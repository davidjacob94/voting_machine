==> flow/design.v <==
module vga_out(clk, rst,VGA_R, VGA_G, VGA_B,VGA_HS, VGA_VS,VGA_CLK,VGA_SYNC, VGA_BLANK,in1,in2);
input clk,rst;
input [15:0] in1;
input [15:0] in2;
reg [15:0] height1;
reg [15:0] height2;
output [7:0] VGA_R, VGA_G, VGA_B;
output VGA_BLANK, VGA_SYNC, VGA_CLK, VGA_HS, VGA_VS;
reg [31:0] pc, lc;
reg [7:0] VGA_R, VGA_G, VGA_B;
reg  VGA_HS, VGA_VS, h_blank, v_blank;
wire VGA_BLANK, VGA_SYNC;
assign VGA_SYNC = 0;
assign VGA_BLANK = h_blank || v_blank;
assign VGA_CLK = clk;
reg [7:0]r,g,b;
always @(posedge clk or negedge rst)
if (rst==1'b0)begin
	height1=40;
	height2=40;
	end
else begin
	if (in1>in2)begin
		height1<=40;
		height2<=600-560*in2/in1;
		end
	if (in2>in1) begin	
		height2<=40;
		height1<=600-560*in1/in2;
		end
	if(in1==in2) begin 
		height2<=40;
		height1<=40;
		end 
	if (in1==0 &&in2==0)begin
		height1<=600;
		height2<=600;
	end
	end
parameter
		sqpclx=250,sqpcrx=1040,sqlctx=600, sqlcbx=610;
parameter
		sqpcly=250,sqpcry=260,sqlcty=40, sqlcby=610;
parameter
		sqpcl1=400,sqpcr1=500, sqlcb1=600;
parameter
		sqpcl2=800,sqpcr2=900, sqlcb2=600;
parameter
		sqpclg1=250,sqpcrg1=1040,sqlctg1=544, sqlcbg1=545;
parameter
		sqpclg2=250,sqpcrg2=1040,sqlctg2=488, sqlcbg2=489;
parameter
		sqpclg3=250,sqpcrg3=1040,sqlctg3=432, sqlcbg3=433;
parameter
		sqpclg4=250,sqpcrg4=1040,sqlctg4=376, sqlcbg4=377;
parameter
		sqpclg5=250,sqpcrg5=1040,sqlctg5=320, sqlcbg5=321;
parameter
		sqpclg6=250,sqpcrg6=1040,sqlctg6=264, sqlcbg6=265;
parameter
		sqpclg7=250,sqpcrg7=1040,sqlctg7=208, sqlcbg7=209;
parameter
		sqpclg8=250,sqpcrg8=1040,sqlctg8=152, sqlcbg8=153;
parameter
		sqpclg9=250,sqpcrg9=1040,sqlctg9=96, sqlcbg9=97;
always@(posedge clk or negedge rst)
begin
	if (rst==1'b0)
		begin
		r<=8'hff;
		g<=8'hff;
		b<=8'hff;
		end
		else
		begin 
			if((pc>=sqpclx && pc<=sqpcrx)&&(lc>=sqlctx && lc <=sqlcbx)) 
			begin
				r<=8'h0;
				g<=8'hff;
				b<=8'h0;
			end
			else if ((pc>=sqpcly && pc<=sqpcry)&&(lc>=sqlcty && lc <=sqlcby)) 
			begin
				r<=8'h0;
				g<=8'hff;
				b<=8'h0;
			end
			else if ((pc>=sqpcl1 && pc<=sqpcr1)&&(lc>=height1 && lc <=sqlcb1)) 
			begin
				r<=8'hff;
				g<=8'h0;
				b<=8'h0;
			end
			else if ((pc>=sqpcl2 && pc<=sqpcr2)&&(lc>=height2 && lc <=sqlcb2)) 
			begin
				r<=8'h0;
				g<=8'h0;
				b<=8'hff;
			end
			else if ((pc>=sqpclg1 && pc<=sqpcrg1)&&(lc>=sqlctg1 && lc <=sqlcbg1))
			begin
				r<=8'h0;
				g<=8'h0;
				b<=8'h0;
			end
			else if ((pc>=sqpclg2 && pc<=sqpcrg2)&&(lc>=sqlctg2 && lc <=sqlcbg2))
			begin
				r<=8'h0;
				g<=8'h0;
				b<=8'h0;
			end
			else if ((pc>=sqpclg3 && pc<=sqpcrg3)&&(lc>=sqlctg3 && lc <=sqlcbg3))
			begin
				r<=8'h0;
				g<=8'h0;
				b<=8'h0;
			end
			else if ((pc>=sqpclg4 && pc<=sqpcrg4)&&(lc>=sqlctg4 && lc <=sqlcbg4))
			begin
				r<=8'h0;
				g<=8'h0;
				b<=8'h0;
			end
			else if ((pc>=sqpclg5 && pc<=sqpcrg5)&&(lc>=sqlctg5 && lc <=sqlcbg5))
			begin
				r<=8'h0;
				g<=8'h0;
				b<=8'h0;
			end
			else if ((pc>=sqpclg6 && pc<=sqpcrg6)&&(lc>=sqlctg6 && lc <=sqlcbg6))
			begin
				r<=8'h0;
				g<=8'h0;
				b<=8'h0;
			end
			else if ((pc>=sqpclg7 && pc<=sqpcrg7)&&(lc>=sqlctg7 && lc <=sqlcbg7))
			begin
				r<=8'h0;
				g<=8'h0;
				b<=8'h0;
			end
			else if ((pc>=sqpclg8 && pc<=sqpcrg8)&&(lc>=sqlctg8 && lc <=sqlcbg8))
			begin
				r<=8'h0;
				g<=8'h0;
				b<=8'h0;
			end
			else if ((pc>=sqpclg9 && pc<=sqpcrg9)&&(lc>=sqlctg9 && lc <=sqlcbg9))
			begin
				r<=8'h0;
				g<=8'h0;
				b<=8'h0;
			end
			else
			begin 
				r<=8'hff;
				g<=8'hff;
				b<=8'hff;
			end
		end
end
parameter hpixeltotal = 1056;
parameter hpixelwith =     800;
parameter hsynctime = 80;
parameter hfpte = 240;
parameter hbpts = 1040;
parameter vpixeltotal = 625;
parameter vpixelwith =  600;
parameter vsynctime = 3;
parameter vfpte = 24;
parameter vbpts =  624;
always@(posedge clk or negedge rst)
begin
	if (rst==1'b0)
		begin
		pc<=32'd0;
		lc<=32'd0;
		end
		else
		if (pc>hpixeltotal)
			begin
				pc<=32'd0;
				if (lc>vpixeltotal)
					lc<=32'd0;
				else
					lc<= lc+1;
			end
		else
			pc<= pc+1;
end
always@(posedge clk or negedge rst)
begin
	if (rst == 1'b0)
		begin 
		VGA_HS<=1'b0;
		h_blank<=1'b1;
		end
	else
	begin
	if (pc<hsynctime)
		VGA_HS<=1'b0;
	else
		VGA_HS<=1'b1;
	if ((pc>=hsynctime && pc<hfpte)|| (pc>=hbpts))
		h_blank<=1'b0;
	else
		h_blank<=1'b1;
	if (pc>=hfpte && pc<hbpts)
		begin
		VGA_R<=r;
		VGA_G<=g;
		VGA_B<=b;
		end
	else
		begin
		VGA_R<=8'h00;
		VGA_G<=8'h00;
		VGA_B<=8'h00;
		end
	end 
end 
always@(posedge clk or negedge rst)
begin 
	if (rst ==1'b0)
		begin
		VGA_VS<=1'b0;
		v_blank <= 1'b0;
		end
	else
	begin
	if (lc<vsynctime)
		VGA_VS<=1'b0;
	else
		VGA_VS <= 1'b1;
	if ((lc >=vsynctime && lc<vfpte)|| lc>=vbpts)
		v_blank<=1'b1;
	else
		v_blank <= 1'b0;
	end 
end
endmodule
Step by step through the tools: vga_out --
Tool output for the design above, in the order of the flow. Lines are those of the file above, counted from 1. Library cell names are shortened. Not given: n/a
Set-up: design top vga_out, clock port clk, cell library sky130hd, corner tt_025C_1v80

Word level --
Source: Yosys, flattened and elaborated, memories not mapped. Widths are those after wreduce. Registers that Yosys merges into a memory's read port (data or address) are not register bits. Print and check cells do not count. Equal cells are merged and count once.
Cells by class: mux-type cells 34, add/subtract/negate cells 4, equal/unequal tests 1, $mul 2, div/mod/pow operators 2, $lt $le $gt $ge 45, reductions and logical operators 40
Operator list (number):
- 32-bit by 16-bit divider with 32-bit output | 2
- 6-bit by 16-bit multiplier with 22-bit output with constant A | 2
- 32-bit by 9-bit less-or-equal comparator with 1-bit output with constant B | 7
- 32-bit by 9-bit greater-or-equal comparator with 1-bit output with constant B | 6
- 8-bit 2-to-1 mux | 20
- 32-bit by 10-bit greater-or-equal comparator with 1-bit output with constant B | 4
- 32-bit by 10-bit less-or-equal comparator with 1-bit output with constant B | 4
- 32-bit by 8-bit greater-or-equal comparator with 1-bit output with constant B | 4
- 16-bit 2-to-1 mux | 8
- 32-bit by 1-bit adder with 32-bit output with constant B | 2
- 32-bit by 16-bit greater-or-equal comparator with 1-bit output | 2
- 32-bit by 7-bit greater-or-equal comparator with 1-bit output with constant B | 2
- 32-bit by 8-bit less-or-equal comparator with 1-bit output with constant B | 2
- 32-bit 2-to-1 mux | 2
- 1-bit logical AND | 34
- 10-bit by 16-bit subtractor with 16-bit output with constant A | 2
- 16-bit greater-than comparator | 2
- 16-bit zero test | 2
- 32-bit by 10-bit greater-than comparator with 1-bit output with constant B | 1
- 32-bit by 11-bit greater-or-equal comparator with 1-bit output with constant B | 1
- 32-bit by 11-bit greater-than comparator with 1-bit output with constant B | 1
- 32-bit by 11-bit less-or-equal comparator with 1-bit output with constant B | 1
- 32-bit by 11-bit less-than comparator with 1-bit output with constant B | 1
- 32-bit by 2-bit greater-or-equal comparator with 1-bit output with constant B | 1
- 32-bit by 2-bit less-than comparator with 1-bit output with constant B | 1
- 32-bit by 5-bit less-than comparator with 1-bit output with constant B | 1
- 32-bit by 6-bit greater-or-equal comparator with 1-bit output with constant B | 1
- 32-bit by 7-bit less-or-equal comparator with 1-bit output with constant B | 1
Not listed: further kinds 6, cells in them 11.
Bit counts: register bits 148, output and inout bits 29, bits of input ports 34, word-level cells 142

Depth --
Yosys ltp: most cells in a row. Word level: on the elaborated netlist, between registers, memories and ports. Mapped: between sequential cells and ports; inverters and the memories' decode and read muxes count.
Logic depth: word-level depth 16, ABC_AREA 0, mapped depth 500, depth with buffers taken out 461

After synthesis --
Yosys stat after the flow's synthesis: flattened, memories mapped to cells. It holds for the ABC_AREA given above (unset counts as 0); a run with the other value may have another netlist. The area totals of this step are shown rounded.
Cells by type:
- ha_1 | number 554, area in all 6.93E+03 µm²
- dfrtp_1 | number 95, area in all 2377.28 µm²
- a21oi_1 | number 324, area in all 1.62E+03 µm²
- nor2_1 | number 428, area in all 1.61E+03 µm²
- nand2_1 | number 416, area in all 1.56E+03 µm²
- o21a_1 | number 203, area in all 1.52E+03 µm²
- xnor2_1 | number 145, area in all 1.27E+03 µm²
- nor3_1 | number 234, area in all 1.17E+03 µm²
- o21ai_0 | number 223, area in all 1116.07 µm²
- xor2_1 | number 104, area in all 910.874 µm²
- inv_1 | number 242, area in all 908.371 µm²
- mux2_2 | number 73, area in all 822.038 µm²
- o31ai_1 | number 93, area in all 698.17 µm²
- a21o_1 | number 78, area in all 585.562 µm²
- fa_1 | number 25, area in all 500.48 µm²
- nand3_1 | number 93, area in all 465.446 µm²
- nand2b_1 | number 61, area in all 381.616 µm²
- nand4_1 | number 61, area in all 381.616 µm²
Other cell types: 103; their cells: 1017.
Mapped netlist: chip area (Yosys) 33000 µm², buffers 142, flip-flops 106, mapped cells 4469, area of sequential cells 2700 µm²

Below are 2 stored runs of the flow (Yosys, OpenROAD; platform sky130hd) on vga_out, each with its settings and what was measured, unordered. Constraints: input delay and output delay 20% of the set period each, output load 0.01 pF.
By "clock period reached" is meant the clock period of the run minus its worst setup slack. This is arithmetic on one report: input and output delays are still those of the set period (20% each).
"allowed time less slack (worst setup path)" means the part of the period allowed to the worst setup path (the constraints hold back 20% at inputs and 20% at outputs) less its slack; where the path has registers, the arrival times of their clocks count too.
The results are shown rounded.

* Stored run 1 | settings: period_ns 137.0; CORE_UTILIZATION 55; CAP_MARGIN 20; CORE_MARGIN 2; SLEW_MARGIN 20 | results: die area 61000 µm²; smallest hold slack 0.50 ns; clock period reached 128.634 ns; setup slack of the worst path 8.4 ns; utilization in the final report 59 %; standard-cell area after routing 34000 µm²; allowed time less slack (worst setup path) 101.23 ns; type of the worst setup path input-to-reg; setup total negative slack 0.000 ns; cell area after synthesis 33000 µm²
* Stored run 2 | settings: period_ns 165.0; CORE_UTILIZATION 45; SETUP_SLACK_MARGIN 5.0; CORE_ASPECT_RATIO 0.67; CORE_MARGIN 7; CELL_PAD_IN_SITES_DETAIL_PLACEMENT 2; TNS_END_PERCENT 90; GPL_ROUTABILITY_DRIVEN 1; CTS_CLUSTER_SIZE 77; CTS_CLUSTER_DIAMETER 143; CAP_MARGIN 20; SLEW_MARGIN 20 | stopped before the end: routing reported GRT-0116
